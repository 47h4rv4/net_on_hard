==> flow/design.v <==
`timescale 1ns / 1ps
module softmax_unit (
    input clk, input rst,
    input [10*16-1:0] neuron_outputs,  
    input in_valid,
    output reg [10*16-1:0] softmax_out,
    output reg out_valid
);
    localparam IDLE=0, MAX=1, EXP=2, SUM=3, DIV=4, DONE=5;
    reg [2:0] state;
    reg [3:0] count;
    reg signed [15:0] max_logit;
    reg [15:0] exps [0:9];
    reg [31:0] total_sum;
    reg signed [15:0] x_calc;
    reg signed [31:0] x_sq_calc;
    function signed [15:0] sign_ext;
        input [15:0] in;
        begin
            sign_ext = {{5{in[11]}}, in[10:0]};
        end
    endfunction
    always @(posedge clk) begin
        if (rst) begin
            state <= IDLE; out_valid <= 0;
        end else begin
            case (state)
                IDLE: begin
                    out_valid <= 0;
                    if (in_valid) begin 
                        state <= MAX; 
                        count <= 0; 
                        max_logit <= 16'hF800;  
                    end
                end
                MAX: begin  
                    if (count < 10) begin
                        if (sign_ext(neuron_outputs[count*16 +: 16]) > max_logit)
                            max_logit <= sign_ext(neuron_outputs[count*16 +: 16]);
                        count <= count + 1;
                    end else begin state <= EXP; count <= 0; end
                end
                EXP: begin  
                    if (count < 10) begin
                        x_calc = sign_ext(neuron_outputs[count*16 +: 16]) - max_logit;
                        x_sq_calc = x_calc * x_calc;  
                        exps[count] <= 16'h0100 + x_calc + (x_sq_calc >>> 9);
                        count <= count + 1;
                    end else begin state <= SUM; count <= 0; total_sum <= 0; end
                end
                SUM: begin 
                    if (count < 10) begin
                        total_sum <= total_sum + exps[count];
                        count <= count + 1;
                    end else begin state <= DIV; count <= 0; end
                end
                DIV: begin  
                    if (count < 10) begin
                        if (total_sum != 0) begin
                            softmax_out[count*16 +: 16] <= ((exps[count] << 8) / total_sum) & 16'h0FF0;
                        end else begin
                            softmax_out[count*16 +: 16] <= 16'h0000;
                        end
                        count <= count + 1;
                    end else state <= DONE;
                end
                DONE: begin out_valid <= 1; state <= IDLE; end
            endcase
        end
    end
endmodule
; ---- Step by step through the tools: softmax_unit
; What the tools print for softmax_unit, step after step.
; Line numbers count from 1 in the design file above.
; Operators carry their Yosys type and port widths (W data, S select, Z words).
; Cell names lack the library's common part.
; The mark -- stands for no value.
[setup]
top_module = softmax_unit
clock = clk
lib = sky130hd
lib_corner = tt_025C_1v80

; ---- Word-level counts
; Yosys after proc, flatten, opt, wreduce and memory -nomap, before mapping. Print and check cells are not counted. Equal cells are merged and count once.
; Memory sizes are those after Yosys's memory passes, which may raise the word count (mostly to a power of two), join words into wider ones and drop unused or constant bits.
[classes]
addsub = 6
n_mul = 1
div_mod_pow = 1
compare = 2
n_eq = 14
shift = 4
muxes = 29
n_logic = 5
n_reduce_logical = 13
[op_table]
columns = op, count
row1 = $div A24 B32 Y32, 1
row2 = $mul A16 B16 Y25, 1
row3 = $or A160 B160 Y160, 2
row4 = $shift A1 B33 Y160 const A, 1
row5 = $shift A12 B33 Y160, 1
row6 = $shift A16 B33 Y160 const A, 1
row7 = $and A160 B160 Y160, 1
row8 = $shiftx A160 B9 Y12, 1
row9 = $not A160 Y160, 1
row10 = $mux W160, 1
row11 = $mux W16, 6
row12 = $pmux W32 S2, 1
row13 = $mux W32, 2
row14 = $neg A8 Y33, 1
row15 = $add A32 B16 Y32, 1
row16 = $reduce_bool A32 Y1, 1
row17 = $pmux W16 S2, 1
row18 = $mux W4, 7
row19 = $ne A2 B2 Y1 const B, 9
row20 = $pmux W3 S6, 1
row21 = $sub A12 B16 Y16, 1
row22 = $gt A12 B16 Y1, 1
row23 = $add A16 B16 Y16, 1
row24 = $add A9 B16 Y16 const A, 1
row25 = $mux W3, 5
row26 = $pmux W4 S3, 1
row27 = $reduce_and A4 Y1, 2
row28 = $reduce_bool A2 Y1, 3
; Other operator kinds: 15; their cells: 19.
[bits]
register_bits = 216
ram_bits = 160
clocked_rd_ports_x_width = 16
n_memories = 1
out_inout_bits = 161
[memory_table]
columns = memory, size, word_bits, rd, wr, line
row1 = exps, 10, 16, 1, 1, 13  ; reg [15:0] exps [0:9];

; ---- Logic depth
; Depth = most cells in a row (Yosys ltp): at word level without a register or memory, in the mapped netlist without a sequential cell, where the memories' decode and read muxes count.
[logic_depth]
word_depth = 7
abc_area = 1
ltp_mapped = 440

; ---- Netlist
; Source: synth_stat.txt of the flow (Yosys; design flattened, memories mapped). It holds for the ABC_AREA given above (unset counts as 0); a run with the other value may have another netlist.
[mapped]
cell_count = 6789
area_um2 = 48482.7
seqArea_um2 = 11270.8
ff_cells = 379
buffers = 149
[types]
columns = cell_type, count, area_total_um2
row1 = edfxtp_1, 368, 1.11E+04
row2 = ha_1, 534, 6.68E+03
row3 = nand2_1, 1545, 5.8E+03
row4 = inv_1, 1102, 4.14E+03
row5 = fa_1, 180, 3.6E+03
row6 = nor2_1, 729, 2.74E+03
row7 = a21oi_1, 527, 2637.53
row8 = xor2_1, 226, 1.98E+03
row9 = o21ai_0, 302, 1511.45
row10 = nand3_1, 255, 1.28E+03
row11 = xnor2_1, 108, 945.907
row12 = or2_2, 87, 544.272
row13 = nand2_2, 73, 456.688
row14 = nor3_1, 90, 450.432
row15 = clkbuf_1, 82, 307.795
row16 = nand4_1, 48, 300.288
row17 = o21bai_1, 35, 262.752
row18 = a21o_1, 30, 225.216
; Not listed: further types 55, cells in them 468.

; ---- Worst setup path after synthesis
; Path of least setup slack by OpenSTA after synthesis, without wires, with an ideal clock, recovery checks aside; 20% of the period is set as input and as output delay. Where synthesis merged equal registers, the netlist keeps one of their names.
[synth_timing]
path_type = register -> register
from = register total_sum[0]
to = register softmax_out[100]
tclk_ns = 59.2
launch_ns = 0.000
arrival_ns = 52.597
required_ns = 58.933
path_slack_ns = 6.336
path_delay_ns = 52.864
driving_pins = 420
period_less_setup_slack_ns = 52.864
; "path_delay_ns" = arrival - input delay + setup time.
; "driving_pins" counts driving pins, that of a launching flip-flop among them; a cell with two outputs on the path counts twice.
; "period_less_setup_slack_ns" is the clock period less the worst setup slack; recovery checks do not enter. This is arithmetic on one report: input and output delays are still those of the set period (20% each).
; Between the ends stands the longest chain of elaborated cells between them, by number of cells; it is not shown to be the way that was timed. Of several equally long chains one is given.
; Each line given opens the expression or statement behind the cell; cells for indexed reads and writes are added by Yosys, which also makes memories of some case tables.
; Lines with a computed index may be missing from the assigning lines.
[synth_via]
cell_sequence = edfxtp_1 -> buf_2 -> inv_1 -> ha_1 -> nand2_1 -> nor3_1 -> nand2_1 -> nor3_1 -> nand3_1 -> a21oi_1 -> ha_1 -> nand2_1 -> nand2_1 -> nand2_1 -> a21oi_1 -> nand2_2 -> nor2_1 -> ha_1 -> (+384 left out) -> a21o_1 -> a21boi_1 -> o41ai_1 -> a31oi_1 -> clkbuf_1 -> clkbuf_1 -> a21oi_1 -> ha_1 -> a21oi_1 -> o21ai_0 -> nand3_1 -> nand2_1 -> nand2_1 -> a21oi_1 -> a21oi_1 -> nand3_1 -> nand2_1 -> a21oi_1
elab_chain_len = 4
cone_cells = 5
cone_lines = 2
classes_between = 1 x div; 1 x shift; 1 x mux; 1 x logic; 1 x reduce/logical
[synth_lines]
columns = element, line
row1 = "start, declared", 14  ; reg [31:0] total_sum;
row2 = "start, assigned", 49  ; end else begin state <= SUM; count <= 0; total_sum <= 0; end
row3 = "start, assigned", 53  ; total_sum <= total_sum + exps[count];
row4 = $div A24 B32 Y32, 60  ; softmax_out[count*16 +: 16] <= ((exps[count] << 8) / total_sum) & 16'h0FF0;
row5 = $shift A12 B33 Y160, 60
row6 = $or A160 B160 Y160, 60
row7 = $mux W160, 59  ; if (total_sum != 0) begin
row8 = "end, declared", 6  ; output reg [10*16-1:0] softmax_out,

; ---- Worst path after layout
; From the final timing report of entry A: the path of least setup slack in the routed layout; clock arrival at registers is part of the times.
[layout_timing]
path_type = register -> register
from = register (no name shown)
to = register softmax_out[148]
tclk_ns = 45.3
launch_ns = 0.60
arrival_ns = 51.48
required_ns = 45.65
path_slack_ns = -5.83
driving_pins = 406
; Lines with a computed index may be missing from the assigning lines.
[layout_via]
cell_sequence = dfxtp_4 -> buf_4 -> buf_12 -> buf_4 -> o211ai_1 -> nand3_1 -> nand3_2 -> nand2_1 -> nor2_2 -> nand2_2 -> nor2_4 -> nand3_2 -> a21oi_2 -> ha_1 -> nand2_2 -> nand2_2 -> nand2_4 -> a21oi_4 -> (+370 left out) -> buf_12 -> buf_12 -> buf_16 -> buf_4 -> nor2_1 -> a21oi_1 -> ha_1 -> nand2_1 -> o21ai_1 -> nand3_1 -> nand2_1 -> nand2_1 -> a21oi_2 -> a21oi_2 -> nand3_4 -> nand2_8 -> buf_12 -> a21oi_1
[layout_lines]
columns = element, line
row1 = "end, declared", 6  ; output reg [10*16-1:0] softmax_out,
; No chain of elaborated cells between the ends is given.

; Measured results for softmax_unit: 2 stored runs of the Yosys and OpenROAD flow on sky130hd. The settings differ; the order carries no meaning. The constraints put input and output delay at 20% of the set period each and load the outputs with 0.01 pF.
; By "period_reached_ns" is meant the clock period of the run minus its worst setup slack. This is arithmetic on one report: input and output delays are still those of the set period (20% each).

[entry A: settings]
period_ns = 45.3
CORE_UTILIZATION = 44
SETUP_SLACK_MARGIN = 4.36
PLACE_DENSITY_LB_ADDON = 0.11
HOLD_SLACK_MARGIN = 0.07
CORE_MARGIN = 9
CELL_PAD_IN_SITES_GLOBAL_PLACEMENT = 2
CELL_PAD_IN_SITES_DETAIL_PLACEMENT = 0
TNS_END_PERCENT = 80
ABC_AREA = 1
GPL_ROUTABILITY_DRIVEN = 1
CAP_MARGIN = 20
SLEW_MARGIN = 20
[entry A: results]
utilization_pct = 69.0
tns_setup_ns = -122.118
total_die_area_um2 = 122462.0
post_synth_area_um2 = 48482.7
period_reached_ns = 51.132
fin_ws_ns = -5.832
holdWs_ns = 0.463

[entry B: settings]
period_ns = 99.8
CORE_UTILIZATION = 66
PLACE_DENSITY_LB_ADDON = 0.12
CORE_MARGIN = 8
CELL_PAD_IN_SITES_GLOBAL_PLACEMENT = 1
CELL_PAD_IN_SITES_DETAIL_PLACEMENT = 1
CTS_CLUSTER_SIZE = 82
CTS_CLUSTER_DIAMETER = 274
SLEW_MARGIN = 35
MIN_ROUTING_LAYER = met2
CAP_MARGIN = 20
[entry B: results]
outcome = did not finish, placement stopped with FLW-0024
